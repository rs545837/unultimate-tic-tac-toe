==> flow/design.v <==
`timescale 1ns / 1ps
module counter
    #(BITS = 20)
    (
    input clk,
    input rst,
    output [BITS - 1 : 0] q
    );
    reg [BITS - 1 : 0] rCounter;
    always @(posedge clk, posedge rst)
        if (rst)
            rCounter <= 0;
        else
            rCounter <= rCounter + 1;
    assign q = rCounter;
endmodule
`timescale 1ns / 1ps
module keyboard_controller(
    input clk,
    input [3:0] row,
    output reg [3:0] col,
    output reg [3:0] key
    );
    localparam BITS = 20;
    localparam ONE_MS_TICKS = 100000000 / 1000;
    localparam SETTLE_TIME = 100000000 / 1000000;
    wire [BITS - 1 : 0] key_counter;
    reg rst;
    counter counter(
        .clk(clk),
        .rst(rst),
        .q(key_counter)
    );
    always @ (posedge clk)
    begin
        case (key_counter)
            0:
                rst <= 1'b0;
            ONE_MS_TICKS:
                col <= 4'b0111;
            ONE_MS_TICKS + SETTLE_TIME:
            begin
                case (row)
                    4'b0111:
                        key <= 4'b0001;  
                    4'b1011:
                        key <= 4'b0100;  
                    4'b1101:
                        key <= 4'b0111;  
                    4'b1110:
                        key <= 4'b0000;  
                endcase
            end
            2 * ONE_MS_TICKS:
                col <= 4'b1011;
            2 * ONE_MS_TICKS + SETTLE_TIME:
            begin
                case (row)
                    4'b0111:
                        key <= 4'b0010;  
                    4'b1011:
                        key <= 4'b0101;  
                    4'b1101:
                        key <= 4'b1000;  
                    4'b1110:
                        key <= 4'b1111;  
                endcase
            end
            3 * ONE_MS_TICKS:
                col <= 4'b1101;
            3 * ONE_MS_TICKS + SETTLE_TIME:
            begin
                case (row)
                    4'b0111:
                        key <= 4'b0011;  
                    4'b1011:
                        key <= 4'b0110;  
                    4'b1101:
                        key <= 4'b1001;  
                    4'b1110:
                        key <= 4'b1110;  
                endcase
            end
            4 * ONE_MS_TICKS:
                col <= 4'b1110;
            4 * ONE_MS_TICKS + SETTLE_TIME:
            begin
                case (row)
                    4'b0111:
                        key <= 4'b1010;  
                    4'b1011:
                        key <= 4'b1011;  
                    4'b1101:
                        key <= 4'b1100;  
                    4'b1110:
                        key <= 4'b1101;  
                endcase
                rst <= 1'b1;
            end    
        endcase
    end
endmodule
* Step by step through the tools: keyboard_controller
What the tools print for keyboard_controller, step after step. Lines are those of the file above, counted from 1. Operators carry their Yosys type and port widths (W data, S select, Z words). Cell names lack the library's common part. A cell with n/a has no value.
Design: design top keyboard_controller, clock port clk, cell library sky130hd, corner tt_025C_1v80

* Elaborated design
Counts by Yosys on the flattened word-level netlist (proc, flatten, opt, wreduce; memories kept). Register bits leave out memories and registers merged into their read ports (data or address). Print and check cells are left out. Cells with the same type and inputs are merged into one.
Word-level totals: register bits after elaboration 29, output and inout port bits 8, elaborated cells 33
Cells by class: $add $sub $neg 1, equal/unequal tests 16, mux-type cells 7, reduce/logical cells 5
Operators with widths (number):
- $pmux W4 S4 | 6
- $eq A20 B19 Y1 const B | 4
- $eq A20 B17 Y1 const B | 2
- $eq A20 B18 Y1 const B | 2
- $add A20 B1 Y20 const B | 1
- $logic_not A20 Y1 | 1
- $ne A5 B1 Y1 const B | 3
- $eq A4 B4 Y1 const B | 3
- $reduce_bool A4 Y1 | 2
- $ne A5 B5 Y1 const B | 1
- $reduce_and A5 Y1 | 1
- $eq A4 B3 Y1 const B | 1
- $reduce_bool A2 Y1 | 1
- $pmux W1 S2 | 1

* Logic depth
Yosys ltp: most cells in a row. Word level: on the elaborated netlist, between registers, memories and ports. Mapped: between sequential cells and ports; inverters and the memories' decode and read muxes count.
Logic depth: depth after elaboration 3, ABC_AREA 1, gate-level depth with buffers 10, depth with buffers taken out 10

* Netlist
The flow's flattened synthesis, as Yosys stat reports it; memories are mapped. The netlist is that of the ABC_AREA named above (0 if unset); the other value can give another one. Totals and module areas in this step are rounded.
Mapped netlist: cell count 261, synthesis area 1880 µm², area of sequential cells 771 µm², flip-flop cells 29, buffers 2
Cells by type:
- dfrtp_1 | number 20, area in all 500.48 µm²
- edfxtp_1 | number 9, area in all 270.259 µm²
- nand2_1 | number 63, area in all 236.477 µm²
- nor2_1 | number 52, area in all 195.187 µm²
- inv_1 | number 38, area in all 142.637 µm²
- xor2_1 | number 15, area in all 131.376 µm²
- nand3_1 | number 18, area in all 90.086 µm²
- nand4_1 | number 12, area in all 75.072 µm²
- nor3_1 | number 12, area in all 60.058 µm²
- nand3_2 | number 3, area in all 30.029 µm²
- ha_1 | number 2, area in all 25.024 µm²
- nor2_2 | number 3, area in all 18.768 µm²
- nor3_4 | number 1, area in all 16.266 µm²
- nand3b_1 | number 2, area in all 15.014 µm²
- nand2_2 | number 2, area in all 12.512 µm²
- nor2_4 | number 1, area in all 11.261 µm²
- nor3_2 | number 1, area in all 10.01 µm²
- a31oi_1 | number 1, area in all 6.256 µm²
Other cell types: 6; their cells: 6.

* Timing after synthesis
OpenSTA on the mapped netlist: ideal clock, no wires. The path of least setup slack (recovery checks aside). Input and output delay are each 20% of the period. Register names are those of the netlist, which keeps one name where synthesis merged equal registers.
Timing post-synthesis: path kind register to register, start reg counter.rCounter[0], end reg key[0], clock period 2.45 ns, library setup time 0.329 ns, arrival 1.395 ns, data required time 2.121 ns, slack 0.725 ns, delay of the path 1.724 ns, driving pins on the path 9, path buffers 0, synthesis period reached 1.725 ns
"delay of the path" = arrival - input delay + setup time. "driving pins on the path": output pins that drive a net of the path, with the launching flip-flop's if there is one; two outputs of one cell count as two. "synthesis period reached" = period - worst setup slack (recovery checks aside). The figure is calculated, with input and output delays left at 20% of the set period. The rows between start and end are the longest chain of elaborated cells between them; the timing report does not say that the signal goes this way. Where chains are equally long, one stands for them. Each line given opens the expression or statement behind the cell; cells for indexed reads and writes are added by Yosys, which also makes memories of some case tables. At most two assigning lines are given for a register; there are more. Only ways into the end's enable, where the timed path ends, are counted here.
On the way, post-synthesis: cells stage by stage dfrtp_1 inv_1 ha_1 nand3_1 nor2_1 nand3_1 nand3_1 nor2_1 nor2_1, length of the longest elaborated chain 3, elaborated cells on any way between the ends 10
Ends and longest elaborated chain, post-synthesis:
- from (decl) | RTL line 9 | reg [BITS - 1 : 0] rCounter;
- from (assign) | RTL line 12 | rCounter <= 0;
- from (assign) | RTL line 14 | rCounter <= rCounter + 1;
- $eq A20 B17 Y1 | RTL line 36 | case (key_counter)
- $ne A5 B5 Y1
- $reduce_and A5 Y1
- to (assign) | RTL line 45 | key <= 4'b0001;
- to (assign) | RTL line 47 | key <= 4'b0100;
- to (decl) | RTL line 22 | output reg [3:0] key

* Timing after layout
Path of least setup slack in the final report of flow run B (OpenROAD, finished layout, wires in). Where an end is a register, its clock arrival counts in the times.
Timing post-layout: path kind register to register, start reg counter.rCounter[0], end reg key[2], clock period 1.71 ns, library setup time 0.30 ns, arrival 1.63 ns, data required time 1.69 ns, slack 0.06 ns, driving pins on the path 9, path buffers 0
The rows between start and end are the longest chain of elaborated cells between them; the timing report does not say that the signal goes this way. Where chains are equally long, one stands for them. At most two assigning lines are given for a register; there are more. Only ways into the end's enable, where the timed path ends, are counted here.
On the way, post-layout: cells stage by stage dfrtp_1 inv_2 ha_4 nand3_4 nor2_2 nand3_2 nand3_2 nor2_1 nor2_2, length of the longest elaborated chain 3, elaborated cells on any way between the ends 10
Ends and longest elaborated chain, post-layout:
- from (decl) | RTL line 9 | reg [BITS - 1 : 0] rCounter;
- from (assign) | RTL line 12 | rCounter <= 0;
- from (assign) | RTL line 14 | rCounter <= rCounter + 1;
- $eq A20 B17 Y1 | RTL line 36 | case (key_counter)
- $ne A5 B5 Y1
- $reduce_and A5 Y1
- to (assign) | RTL line 45 | key <= 4'b0001;
- to (assign) | RTL line 47 | key <= 4'b0100;
- to (decl) | RTL line 22 | output reg [3:0] key

Subject: flow runs of keyboard_controller

Hi,

2 stored runs of keyboard_controller in the flow (synthesis by Yosys, layout by OpenROAD, sky130hd cells), in arbitrary order. Constraints: input delay and output delay 20% of the set period each, output load 0.01 pF.
"achieved period" means the clock period less the worst setup slack. The figure is calculated, with input and output delays left at 20% of the set period.
"overall power" rests on the timing tool's default activity at the inputs, not on a simulated workload.
The results are shown rounded.

[flow run A] flow files
==> flow/run.sh <==
#!/bin/bash
# the make line also repeats the synthesis and layout settings of config.mk as NAME=value (left out here)
make -C /OpenROAD-flow-scripts/flow DESIGN_CONFIG=/design/flow/config.mk WORK_HOME=/design/flow/orfs CLKGATE_MAP_FILE= finish
==> flow/config.mk <==
export PLATFORM = sky130hd
export DESIGN_NAME = keyboard_controller
export DESIGN_NICKNAME = keyboard_controller
export VERILOG_FILES = /design/flow/design.v
export SDC_FILE = /design/flow/constraint.sdc
export NUM_CORES = 4
export LEC_CHECK = 0
export CAP_MARGIN = 30
export CELL_PAD_IN_SITES_DETAIL_PLACEMENT = 2
export CORE_ASPECT_RATIO = 1.33
export CORE_MARGIN = 2
export CORE_UTILIZATION = 48
export CTS_CLUSTER_DIAMETER = 353
export GPL_ROUTABILITY_DRIVEN = 1
export GPL_TIMING_DRIVEN = 1
export MAX_ROUTING_LAYER = met5
export MIN_ROUTING_LAYER = met2
export PLACE_DENSITY = 0.76
export SETUP_SLACK_MARGIN = 0.17
export SLEW_MARGIN = 20
export TNS_END_PERCENT = 90
==> flow/constraint.sdc <==
create_clock -name core_clock -period 1.73 [get_ports {clk}]
set_input_delay 0.3460 -clock core_clock [delete_from_list [all_inputs] [get_ports {clk}]]
set_output_delay 0.3460 -clock core_clock [all_outputs]
set_load 0.01 [all_outputs]

[flow run A] result: no results, placement failed with DPL-0033

[flow run B] flow files
==> flow/run.sh <==
#!/bin/bash
# the make line also repeats the synthesis and layout settings of config.mk as NAME=value (left out here)
make -C /OpenROAD-flow-scripts/flow DESIGN_CONFIG=/design/flow/config.mk WORK_HOME=/design/flow/orfs CLKGATE_MAP_FILE= finish
==> flow/config.mk <==
export PLATFORM = sky130hd
export DESIGN_NAME = keyboard_controller
export DESIGN_NICKNAME = keyboard_controller
export VERILOG_FILES = /design/flow/design.v
export SDC_FILE = /design/flow/constraint.sdc
export NUM_CORES = 4
export LEC_CHECK = 0
export ABC_AREA = 1
export CAP_MARGIN = 25
export CORE_MARGIN = 2
export CORE_UTILIZATION = 18
export GPL_ROUTABILITY_DRIVEN = 1
export GPL_TIMING_DRIVEN = 0
export HOLD_SLACK_MARGIN = 0.1
export PLACE_DENSITY_LB_ADDON = 0.24
export SLEW_MARGIN = 25
==> flow/constraint.sdc <==
create_clock -name core_clock -period 1.71 [get_ports {clk}]
set_input_delay 0.3420 -clock core_clock [delete_from_list [all_inputs] [get_ports {clk}]]
set_output_delay 0.3420 -clock core_clock [all_outputs]
set_load 0.01 [all_outputs]

[flow run B] result: overall power 1.34 mW; post-route setup TNS 0.000 ns; achieved period 1.652 ns; standard-cell area after layout 2530 µm²; area of the die 11300 µm²; setup slack of the critical path 0.058 ns; synthesized cell area 1880 µm²

Regards
